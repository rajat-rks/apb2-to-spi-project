==> flow/design.v <==
`timescale 1ns / 1ps
module SPICapture(MOSI, MISO, SCLK, resetn, w_empty, w_dout, r_din, r_wr_en, w_rd_en);
parameter COUNT_WIDTH = 3;
parameter DATA_WIDTH = 8;
parameter ADDR_WIDTH = 8;
    input wire SCLK;
    input wire resetn;  
    input wire w_empty;
    input wire [ADDR_WIDTH+DATA_WIDTH:0] w_dout;
    input wire MISO;
    output logic MOSI;
    output logic w_rd_en;
    output logic [DATA_WIDTH-1:0] r_din;
    output logic r_wr_en;
    logic Wr;  
logic [DATA_WIDTH-1:0] R_SIPO;
parameter IDLE = 2'b00;
parameter READ_FIFO_0 = 2'b01;
parameter READ_ADDR = 2'b10;
parameter READ_WR_DATA = 2'b11;
    logic [1:0] ps, ns;  
  logic [COUNT_WIDTH-1:0] count;
  logic count_start;
always_ff @ (posedge SCLK, negedge resetn)
begin
    if(resetn == 1'b0)
    begin
        count <= 'b0;
    end
    else
    begin
        if(count_start == 1'b1)
        begin
            count <= count + 1;
        end
        else
        begin
            count <= 'b0;
        end
    end
end
    logic [(DATA_WIDTH + ADDR_WIDTH):0] In_PISO;
    logic load_en;
    logic shift;
    logic serial_out;
    logic PISO_data_valid;  
assign load_en = ~w_empty;
assign MOSI = serial_out;
always_ff@(posedge SCLK, negedge resetn)
begin
    if(resetn == 1'b0)
    begin
        w_rd_en <= 1'b0;
        In_PISO <= 'b0;
        PISO_data_valid <= 1'b0;
        serial_out <= 1'bz;
    end
    else if(load_en == 1'b1 && ps == IDLE)
    begin
        w_rd_en <= 1'b1;
        In_PISO <= w_dout;
        PISO_data_valid <= 1'b1;
        serial_out <= 1'bz;
    end
    else if (shift == 1'b1)
    begin
        w_rd_en <= 1'b0;
        PISO_data_valid <= 1'b1;
        serial_out <= In_PISO[16];
        In_PISO <= In_PISO << 1;   
    end
    else
    begin
        w_rd_en <= 1'b0;
        PISO_data_valid <= 1'b0;
        serial_out <= 1'bz;
        In_PISO <= In_PISO;
    end
end
always_ff @ (posedge SCLK, negedge resetn)
begin
    if(resetn == 1'b0)
    begin
        Wr <= 1'b0;
    end
    else if(ps == READ_FIFO_0)
    begin
        Wr <= In_PISO[16];
    end
    else
    begin
        Wr <= Wr;
    end
end 
always_ff @ (posedge SCLK, negedge resetn)
begin
    if(resetn == 1'b0)
    begin
        ps <= IDLE;
    end
    else
    begin
        ps <= ns;
    end
end
always_comb
begin
    case(ps)
        IDLE:begin
                      count_start <= 1'b0;
                      shift <= 1'b0;
                      if(PISO_data_valid == 1'b0)
                      begin
                          ns <= IDLE;
                          r_wr_en <= 1'b0;  
                      end
                      else
                      begin
                          ns <= READ_FIFO_0;
                          r_wr_en <= 1'b0;  
                      end
        end
        READ_FIFO_0:begin
                       count_start <= 1'b0;
                       ns <= READ_ADDR;
                       r_wr_en <= 1'b0;
                       shift <= 1'b1;    
        end
        READ_ADDR:begin
                        count_start <= 1'b1;
                         shift <= 1'b1;
                        if(count < 3'b111)
                        begin
                            ns <= READ_ADDR;
                            r_wr_en <= 1'b0;
                        end
                        else
                        begin
                            ns <= READ_WR_DATA;
                            r_wr_en <= 1'b0;
                        end
        end
       READ_WR_DATA:begin
                        count_start <= 1'b1;
                        if(Wr == 1'b0)
                                shift <= 1'b0;
                            else
                                shift <= 1'b1;
                        if(count < 3'b111)
                        begin
                            ns <= READ_WR_DATA;
                            r_wr_en <= 1'b0;
                        end
                        else
                        begin
                            ns <= IDLE;
                            r_wr_en <= 1'b1;  
                        end
       end 
    endcase 
end
assign r_din = R_SIPO;
always_ff @(posedge SCLK, negedge resetn)
begin
    if(resetn == 1'b0)
    begin
        R_SIPO <= 'b0;    
    end
    else if(ps == READ_WR_DATA && Wr == 0)
    begin
        R_SIPO <= {MISO, R_SIPO[DATA_WIDTH-1:1]};
    end
    else
    begin
        R_SIPO <= R_SIPO;
    end
end
endmodule
# == From RTL to reports: SPICapture ==
# Tool output for the design above, in the order of the flow.
# Line numbers count from 1 in the design file above.
# Operators carry their Yosys type and port widths (W data, S select, Z words).
# Cell names lack the library's common part.
# Not given: -
# setup
top,SPICapture
clock,SCLK
library,sky130hd
corner,tt_025C_1v80

# == Elaborated design ==
# Source: Yosys, flattened and elaborated, memories not mapped. Widths are those after wreduce. Registers that Yosys merges into a memory's read port (data or address) are not register bits. Print and check cells do not count.
# classes
mul,0
addsub,1
compare,1
shift,0
div,0
bitwise,2
n_eq,3
reduce_logical,8
n_mux,17
# ops
op,n
$mux W17,2
$mux W1,9
$pmux W2 S4,1
$reduce_or A2 Y1,3
$eq A2 B2 Y1 const B,2
$pmux W1 S2,2
$add A3 B1 Y3 const B,1
$lt A3 B3 Y1 const B,1
$reduce_or A3 Y1,1
$pmux W1 S3,1
$mux W3,1
$logic_and A1 B1 Y1,2
$not A1 Y1,2
$eq A2 B1 Y1 const B,1
$logic_not A2 Y1,1
$reduce_bool A2 Y1,1
$mux W2,1
# bits
word_cells,40
out_inout_bits,11
latch_bits,0
mem_bits_rw,0
romBits,0
regBits,34
n_memories,0
inputBits,21
clocked_rd_ports_x_width,0

# == Longest topological paths ==
# Yosys ltp: most cells in a row. Word level: on the elaborated netlist, between registers, memories and ports. Mapped: between sequential cells and ports; inverters and the memories' decode and read muxes count.
# logic_depth
word_depth,5
ABC_AREA,0
mapped_depth,5
depth_no_buf,4

# == Synthesis result ==
# The flow's flattened synthesis, as Yosys stat reports it; memories are mapped. The netlist is that of the ABC_AREA named above (0 if unset); the other value can give another one.
# synth_totals
n_buf,6
seq_area_um2,902.1
yosys_area_um2,1491.4
ff_cells,36
cell_count,121
# types
type,n,area_total_um2
dfrtp_1,35,875.84
mux2i_1,16,160.154
mux2_2,10,112.608
nand2_1,19,71.318
o21ai_0,8,40.038
o21ai_1,6,30.029
dfstp_2,1,26.275
buf_12,1,20.019
o21ai_2,2,17.517
nor2_1,4,15.014
a211oi_2,1,12.512
ha_1,1,12.512
nand2b_1,2,12.512
buf_6,1,11.261
inv_1,3,11.261
buf_2,2,10.01
nand3_1,2,10.01
xnor2_1,1,8.758
# Not listed: further types 5, cells in them 6.

# == Path before layout ==
# Path of least setup slack by OpenSTA after synthesis, without wires, with an ideal clock, recovery checks aside; 20% of the period is set as input and as output delay. Where synthesis merged equal registers, the netlist keeps one of their names.
# synth_timing
path_kind,register to register
start,register Wr
end,register In_PISO[14]
arrival_ps,1171
clock_period_ps,1580
path_stages,6
setup_slack_ps,279
path_delay_ps,1300
launch_ps,0
setup_time_ps,129
t_required_ps,1451
path_buffers,2
period_less_setup_slack_ps,1301
# "path_delay_ps" = arrival - input delay + setup time.
# "path_stages" counts driving pins, that of a launching flip-flop among them; a cell with two outputs on the path counts twice.
# "period_less_setup_slack_ps" is the clock period less the worst setup slack; recovery checks do not enter. This is arithmetic on one report: input and output delays are still those of the set period (20% each).
# Between the ends stands the longest chain of elaborated cells between them, by number of cells; it is not shown to be the way that was timed. Of several equally long chains one is given.
# A line is the first line of the expression or statement that the cell stems from. Yosys adds cells for indexed reads and writes and turns some case tables into memories.
# At most two assigning lines are given for a register; there are more.
# synth_via
path_cell_list,dfrtp_1 > a211oi_2 > buf_6 > buf_12 > mux2i_1 > o21ai_2
elab_chain_cells,4
cone_cells,5
cone_lines,4
classes_between,mux (4); reduce/logical (1)
# synth_rtl
item,line_no,source
"start, declared",15,logic Wr;
"start, assigned",88,Wr <= In_PISO[16];
"start, assigned",92,Wr <= Wr;
$mux W1,145,if(Wr == 1'b0)
$pmux W1 S3,108,case(ps)
$mux W17,65,else if (shift == 1'b1)
$mux W17,58,else if(load_en == 1'b1 && ps == IDLE)
"end, assigned",61,In_PISO <= w_dout;
"end, assigned",70,In_PISO <= In_PISO << 1;
"end, declared",42,logic [(DATA_WIDTH + ADDR_WIDTH):0] In_PISO;

# == Worst path after layout ==
# Path of least setup slack in the final report of stored run 1 (OpenROAD, finished layout, wires in). Where an end is a register, its clock arrival counts in the times.
# The report prints the path's times to 10 ps; the period is as set.
# layout_timing
path_kind,register to register
start,register (name not given)
end,register In_PISO[7]
path_buffers,3
clock_period_ps,1480
t_required_ps,1700
launch_ps,340
arrival_ps,1640
path_stages,7
setup_time_ps,110
setup_slack_ps,60
# At most two assigning lines are given for a register; there are more.
# layout_via
path_cell_list,dfrtp_1 > buf_6 > a211oi_4 > buf_6 > buf_12 > mux2i_1 > o21ai_0
# layout_rtl
item,line_no,source
"end, assigned",61,In_PISO <= w_dout;
"end, assigned",70,In_PISO <= In_PISO << 1;
"end, declared",42,logic [(DATA_WIDTH + ADDR_WIDTH):0] In_PISO;
# No chain of elaborated cells between the ends is given.

# Stored flow runs of SPICapture (2 of them; Yosys, OpenROAD, sky130hd). They differ in their settings and are not a sequence. Constraints: input delay and output delay 20% of the set period each, output load 0.01 pF.
# By "achieved_clock_period_ps" is meant the clock period of the run minus its worst setup slack. This is arithmetic on one report: input and output delays are still those of the set period (20% each).
# "worst_path_allowed_less_slack_ps" is the time allowed to the run's worst setup path (the clock period less input and output delay, where it has them) less its slack. Clock arrival times count: a late capture clock shortens it, a late launch clock lengthens it.
# "design_power_mw" rests on the timing tool's default activity at the inputs, not on a simulated workload.
# "worst_path_allowed_less_slack_ps" is known to 10 ps.
# A setting shown as - is not set for that run.
stored run,period_ns,CORE_UTILIZATION,CORE_ASPECT_RATIO,CELL_PAD_IN_SITES_DETAIL_PLACEMENT,TNS_END_PERCENT,SLEW_MARGIN,MIN_ROUTING_LAYER,MAX_ROUTING_LAYER,CAP_MARGIN,CORE_MARGIN,SETUP_SLACK_MARGIN,PLACE_DENSITY,CELL_PAD_IN_SITES_GLOBAL_PLACEMENT,ABC_AREA,GPL_TIMING_DRIVEN,CTS_CLUSTER_SIZE,CTS_CLUSTER_DIAMETER,achieved_clock_period_ps,setup_ws_ps,finish.stdcell_area_um2,die_um2,worst_path_allowed_less_slack_ps,critical_path_kind,setup_tns_ps,design_power_mw,yosys_chip_area_um2,layout_utilization_pct
stored run 1,1.48,50,0.93,0,65,15,met1,met4,20,2,-,-,-,-,-,-,-,1417,63,2033.2,3436.2,1420,register to register,0,1.841,1491.4,70.1
stored run 2,1.91,16,-,1,-,20,-,-,15,2,0.12,0.85,2,1,1,86,311,1591,319,2203.4,11158.8,1210,register to output,0,1.493,1652.8,21.6
